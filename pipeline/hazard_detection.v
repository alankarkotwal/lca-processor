==> flow/design.v <==
module hazard_detection(IR_load_mux,new_IR_multi,first_multiple,clk,flush_reg_ex,flush_id_reg,flush_if_id,pr1_IR,pr1_pc,pr2_IR,pr2_pc,pr3_IR,pr4_IR,pc_write,equ); 
parameter ADD = 6'b000000;
parameter NDU = 6'b001000;
parameter ADC = 6'b000010;
parameter ADZ = 6'b000001;
parameter ADI = 4'b0001;
parameter NDC = 6'b001010;
parameter NDZ = 6'b001001;
parameter LHI = 4'b0011;
parameter LW  = 4'b0100;
parameter SW  = 4'b0101;
parameter LM  = 4'b0110;
parameter SM  = 4'b0111;
parameter BEQ = 4'b1100;
parameter JAL = 4'b1000;
parameter JLR = 4'b1001;
	input clk,equ;
	input [15:0] pr1_IR,pr2_IR,pr3_IR,pr4_IR,pr1_pc,pr2_pc;
	output reg[15:0] new_IR_multi;
	output reg flush_id_reg,flush_if_id,flush_reg_ex,pc_write,first_multiple,IR_load_mux;
	wire [5:0] op1,op2,op3,op4;
	wire [7:0]LM_Imm;
	assign LM_Imm=pr1_IR[7:0];
	wire[2:0] pr1RA,pr2RA,pr3RA,pr1RB,pr2RB,pr1RC,pr2RC,pr3RC,pr4RA;
	assign op1 = {pr1_IR[15:12],pr1_IR[1:0]};
	assign op2 = {pr2_IR[15:12],pr2_IR[1:0]};
	assign op3 = {pr3_IR[15:12],pr3_IR[1:0]};
	assign op4 = {pr4_IR[15:12],pr4_IR[1:0]};
	assign pr1RA = pr1_IR[11:9];
	assign pr1RB = pr1_IR[8:6];
	assign pr1RC = pr1_IR[5:3];
	assign pr2RA = pr2_IR[11:9];
	assign pr2RB = pr2_IR[8:6];
	assign pr2RC = pr2_IR[5:3];
	assign pr3RA = pr3_IR[11:9];
	assign pr3RC = pr3_IR[5:3];
	assign pr4RA = pr4_IR[11:9];
	always@(negedge clk)  
		begin
		if((op1[5:2]==LM||op1[5:2]==SM)&&(op1!=op2))
			first_multiple=1'b1;
		else if ((op1[5:2]==LM||op1[5:2]==SM)&&(op1==op2)&&(pr1_pc!=pr2_pc))
			first_multiple=1'b1;
		else 
			first_multiple=1'b0;
		end 
	always @(negedge clk)
		begin
		new_IR_multi[15:8]=pr1_IR[15:8];
			if(op3[5:2]==BEQ&&equ==1'b1)
				begin
				flush_reg_ex=1'b1;
				flush_id_reg=1'b1;
				pc_write=1'b0; 
				end
			else if((op1==ADD||op1==NDU||op1==ADC||op1==ADZ||op1==NDC||op1==NDC||op1==NDZ)&&(pr1RC==3'b111))  
				begin
				flush_reg_ex=1'b0;
				flush_id_reg=1'b0;
				flush_if_id=1'b1;
				pc_write = 1'b1; 
				end
			else if((op2==ADD||op2==NDU||op2==ADC||op2==ADZ||op2==NDC||op2==NDC||op2==NDZ)&&(pr2RC==3'b111))
				begin
				flush_reg_ex=1'b0;
				flush_id_reg=1'b0;
				flush_if_id=1'b1;
				pc_write = 1'b1; 
				end
			else if((op3==ADD||op3==NDU||op3==ADC||op3==ADZ||op3==NDC||op3==NDC||op3==NDZ)&&(pr3RC==3'b111))
				begin
				flush_reg_ex=1'b0;
				flush_id_reg=1'b0;
				flush_if_id = 1'b1;
				pc_write = 1'b1;
				end
			else if(op1[5:2]==ADI&&pr1RB==3'b111)
				begin
				flush_reg_ex=1'b0;
				flush_id_reg=1'b0;
				flush_if_id=1'b1;
				pc_write = 1'b1;
				end
			else if(op2[5:2]==ADI&&pr2RB==3'b111)
				begin
				flush_reg_ex=1'b0;
				flush_id_reg=1'b0;
				flush_if_id=1'b1;
				pc_write = 1'b1;
				end
			else if(op3[5:2]==ADI&&pr2RB==3'b111)
				begin
				flush_reg_ex=1'b0;
				flush_id_reg=1'b0;
				flush_if_id=1'b1;
				pc_write = 1'b1;
				end
			else if((op1[5:2]==LW||op1[5:2]==LM)&&pr1RA==3'b111)
				begin
				flush_reg_ex=1'b0;
				flush_id_reg=1'b0;
				flush_if_id=1'b1;
				pc_write = 1'b1;
				end
			else if((op2[5:2]==LW||op2[5:2]==LM)&&pr2RA==3'b111)
				begin
				flush_reg_ex=1'b0;
				flush_id_reg=1'b0;
				flush_if_id=1'b1;
				pc_write = 1'b1;
				end
			else if((op3[5:2]==LW||op3[5:2]==LM)&&pr3RA==3'b111)
				begin
				flush_reg_ex=1'b0;
				flush_id_reg=1'b0;
				flush_if_id=1'b1;
				pc_write = 1'b1;
				end
			else if((op4[5:2]==LW||op4[5:2]==LM)&&pr4RA==3'b111)
				begin
				flush_reg_ex=1'b0;
				flush_id_reg=1'b0;
				flush_if_id=1'b1;
				pc_write = 1'b1;
				end
			else if(op1[5:2]==LM||op1[5:2]==SM)
			begin
					if(LM_Imm[0]==1)
					begin
					IR_load_mux=1'b1;
					pc_write=1'b1;
					new_IR_multi[0]=1'b0;
					end
				else if(LM_Imm[1]==1)
				begin
				IR_load_mux=1'b1;
				pc_write=1'b1;
					new_IR_multi[1]=1'b0;
				end
				else if(LM_Imm[2]==1)
				begin
				IR_load_mux=1'b1;
				pc_write=1'b1;
				new_IR_multi[2]=1'b0;
				end
				else if(LM_Imm[3]==1)
				begin
				IR_load_mux=1'b1;
				pc_write=1'b1;
				new_IR_multi[3]=1'b0;
				end
					else if(LM_Imm[4]==1)
					begin
					IR_load_mux=1'b1;
					pc_write=1'b1;
				new_IR_multi[4]=1'b0;
				end
					else if(LM_Imm[5]==1)
					begin
					IR_load_mux=1'b1;
					pc_write=1'b1;
					new_IR_multi[5]=1'b0;
					end
					else if(LM_Imm[6]==1)
					begin
					IR_load_mux=1'b1;
					pc_write=1'b1;
					new_IR_multi[6]=1'b0;
					end
					else if(LM_Imm[7]==1)
					begin
					IR_load_mux=1'b0;
					new_IR_multi[7]=1'b0;
					pc_write=1'b0;
					end
					else begin  
					IR_load_mux=1'b0;
					new_IR_multi[7]=1'b0;
					pc_write=1'b0;
					end
			end
			else if ((op1==ADD||op1==NDU||op1==ADC||op1==ADZ||op1==NDC||op1==NDC||op1==NDZ)
			&&((pr1RA==pr2RA)||pr1RB==pr2RA)&&(op2==LW||op2==LM)) 
				begin
				flush_reg_ex=1'b0;
				flush_id_reg=1'b0;
				flush_if_id=1'b1;
				pc_write = 1'b1;
				end
			else if((op1==ADI)&&(op2==LW||op2==LM)&&(pr1RA==pr2RA))
				begin
				flush_reg_ex=1'b0;
				flush_id_reg=1'b0;
				flush_if_id=1'b1;
				pc_write = 1'b1;
				end
			else if((op1[5:2]==LW)&&(op2[5:2]==LW||op2[5:2]==LM)&&(pr1RB==pr2RA))  
				begin
				flush_reg_ex=1'b0;
				flush_id_reg=1'b0;
				flush_if_id=1'b1;
				pc_write = 1'b1;
				end
			else if((op1[5:2]==LM)&&(op2[5:2]==LW||op2[5:2]==LM)&&(pr1RA==pr2RA))  
				begin
				flush_reg_ex=1'b0;
				flush_id_reg=1'b0;
				flush_if_id=1'b1;
				pc_write = 1'b1;
				end
			else if((op1[5:2]==SW)&&(op2[5:2]==LW||op2[5:2]==LM)&&(pr1RB==pr2RA))         
				begin
				flush_reg_ex=1'b0;
				flush_id_reg=1'b0;
				flush_if_id=1'b1;
				pc_write = 1'b1;
				end
			else if(op1[5:2]==JAL)
				begin
				flush_reg_ex=1'b0;
				flush_id_reg=1'b0;
				flush_if_id=1'b1;
				pc_write = 1'b1;
				end
			else if(op1[5:2]==JLR)
				begin
				flush_reg_ex=1'b0;
				flush_id_reg=1'b0;
				flush_if_id=1'b1;
				pc_write = 1'b1;
				end
			else if(op2[5:2]==JLR)
				begin
				flush_reg_ex=1'b0;
				flush_id_reg=1'b0;
				flush_if_id=1'b1;
				pc_write = 1'b1;
				end
			else if((op1[5:2]==SM||op1[5:2]==LM)&&(op2==ADD||op2==NDU||op2==ADC||op2==ADZ||op2==NDC||op2==NDC||op2==NDZ)&&(pr1RA==pr2RC))
				begin
				flush_reg_ex=1'b0;
				flush_id_reg=1'b0;
				flush_if_id=1'b1;
				pc_write = 1'b1;
				end
			else if((op1[5:2]==SM||op1[5:2]==LM)&&(op2[5:2]==ADI)&&(pr1RA==pr2RB))
				begin
				flush_reg_ex=1'b0;
				flush_id_reg=1'b0;
				flush_if_id=1'b1;
				pc_write = 1'b1;
				end
			else if((op1[5:2]==SM||op1[5:2]==LM)&&(op2[5:2]==LHI)&&(pr1RA==pr2RA))
				begin
				flush_reg_ex=1'b0;
				flush_id_reg=1'b0;
				flush_if_id=1'b1;
				pc_write = 1'b1;
				end
			else if((op1[5:2]==SM||op1[5:2]==LM)&&(op2[5:2]==LW||op2[5:2]==LM)&&(pr1RA==pr2RA))
				begin
				flush_reg_ex=1'b0;
				flush_id_reg=1'b0;
				flush_if_id=1'b1;
				pc_write = 1'b1;
				end
			else 
			begin
			flush_reg_ex=1'b0;
			flush_id_reg=1'b0;
			flush_if_id=1'b0;
			pc_write=1'b0;
			end
		end
		endmodule
* Tool chain data of hazard_detection *
The steps from the RTL of hazard_detection to its reports follow in flow order.
Line numbers count from 1 in the design file above.
Cell names lack the library's common part.
A cell with -- has no value.

design
  design top = hazard_detection
  clock = clk
  library = sky130hd
  corner = tt_025C_1v80

* Word level *
Source: Yosys, flattened and elaborated, memories not mapped. Widths are those after wreduce. Registers that Yosys merges into a memory's read port (data or address) are not register bits. Print and check cells do not count.

storage and ports
  flip-flop bits (word level) = 13
  latch bits = 0
  bits in writable memories = 0
  memory bits (read-only) = 0
  word width x clocked read ports = 0
  memories kept = 0
  input bits = 98
  cells after elaboration = 175

cells by class
  $add $sub $neg = 0
  multiply operators = 0
  div/mod/pow operators = 0
  $lt $le $gt $ge = 0
  eq/ne operators = 53
  shift operators = 0
  multiplexer cells = 43
  bitwise logic cells = 11
  reductions and logical operators = 62

operators by type and width
  kind                                          number
  equality test 6 x 4 -> 1 bit with constant B  9
  two-way mux 1 bit                             43
  equality test 4 x 3 -> 1 bit with constant B  10
  logical AND 1 bit                             32
  equality test 3 bit with constant B           9
  logical OR 1 bit                              25
  equality test 6 x 1 -> 1 bit with constant B  4
  equality test 6 x 2 -> 1 bit with constant B  3
  logical NOT 6 bit                             3
  inequality test 16 bit                        1
  equality test 4 bit with constant B           4
  AND reduction 12 bit                          1
  equality test 3 bit                           4
  equality test 4 x 1 -> 1 bit with constant B  3
  equality test 6 x 3 -> 1 bit with constant B  2
  NOT 1 bit                                     11
  inequality test 11 bit with constant B        1
  OR reduction 10 bit                           1
  equality test 6 bit                           1
  inequality test 6 bit                         1
  equality test 4 x 2 -> 1 bit with constant B  1

* Logic depth *
Yosys ltp: most cells in a row. Word level: on the elaborated netlist, between registers, memories and ports. Mapped: between sequential cells and ports; inverters and the memories' decode and read muxes count.

depth
  word-level depth = 29
  ABC_AREA = 0
  mapped depth = 5

* Synthesis result *
The flow's flattened synthesis, as Yosys stat reports it; memories are mapped. The netlist is that of the ABC_AREA named above (0 if unset); the other value can give another one.

cell types
  cell type  number  total area (um^2)
  xnor2_1    30      262.752
  dfxtp_1    11      220.211
  buf_4      9       67.565
  edfxtp_1   2       60.058
  nand4_1    9       56.304
  nand3_1    9       45.043
  a21oi_1    8       40.038
  xor2_1     4       35.034
  a2111oi_4  1       27.526
  nor3b_2    2       25.024
  nor2_1     6       22.522
  nor4_1     3       18.768
  and4_1     2       17.517
  nand4b_1   2       17.517
  and2b_1    2       15.014
  and4b_4    1       13.763
  nand2b_1   2       12.512
  nand4_2    1       12.512

Not listed: further types 17, cells in them 21.

mapped netlist
  standard cells after synthesis = 125
  chip area (Yosys) = 1111.1 um^2
  flip-flops = 13
  buffers = 9

Below are 2 stored runs of the flow (Yosys, OpenROAD; platform sky130hd) on hazard_detection, each with its settings, unordered. Constraints: input delay and output delay 20% of the set period each, output load 0.01 pF.
Settings: . = not set for that run.

name                                run 1  run 2
period_ns                           2.63   6.24
CORE_UTILIZATION                    26     40
SETUP_SLACK_MARGIN                  -0.02  1.57
PLACE_DENSITY                       0.49   .
CORE_ASPECT_RATIO                   0.64   .
CELL_PAD_IN_SITES_DETAIL_PLACEMENT  2      2
ABC_AREA                            0      .
CTS_CLUSTER_DIAMETER                204    .
SLEW_MARGIN                         15     35
CAP_MARGIN                          20     25
CORE_MARGIN                         2      2
PLACE_DENSITY_LB_ADDON              .      0.3
CELL_PAD_IN_SITES_GLOBAL_PLACEMENT  .      0
CTS_CLUSTER_SIZE                    .      14

Run 1: not finished: placement ended with error DPL-0033
Run 2: not finished: placement ended with error DPL-0033
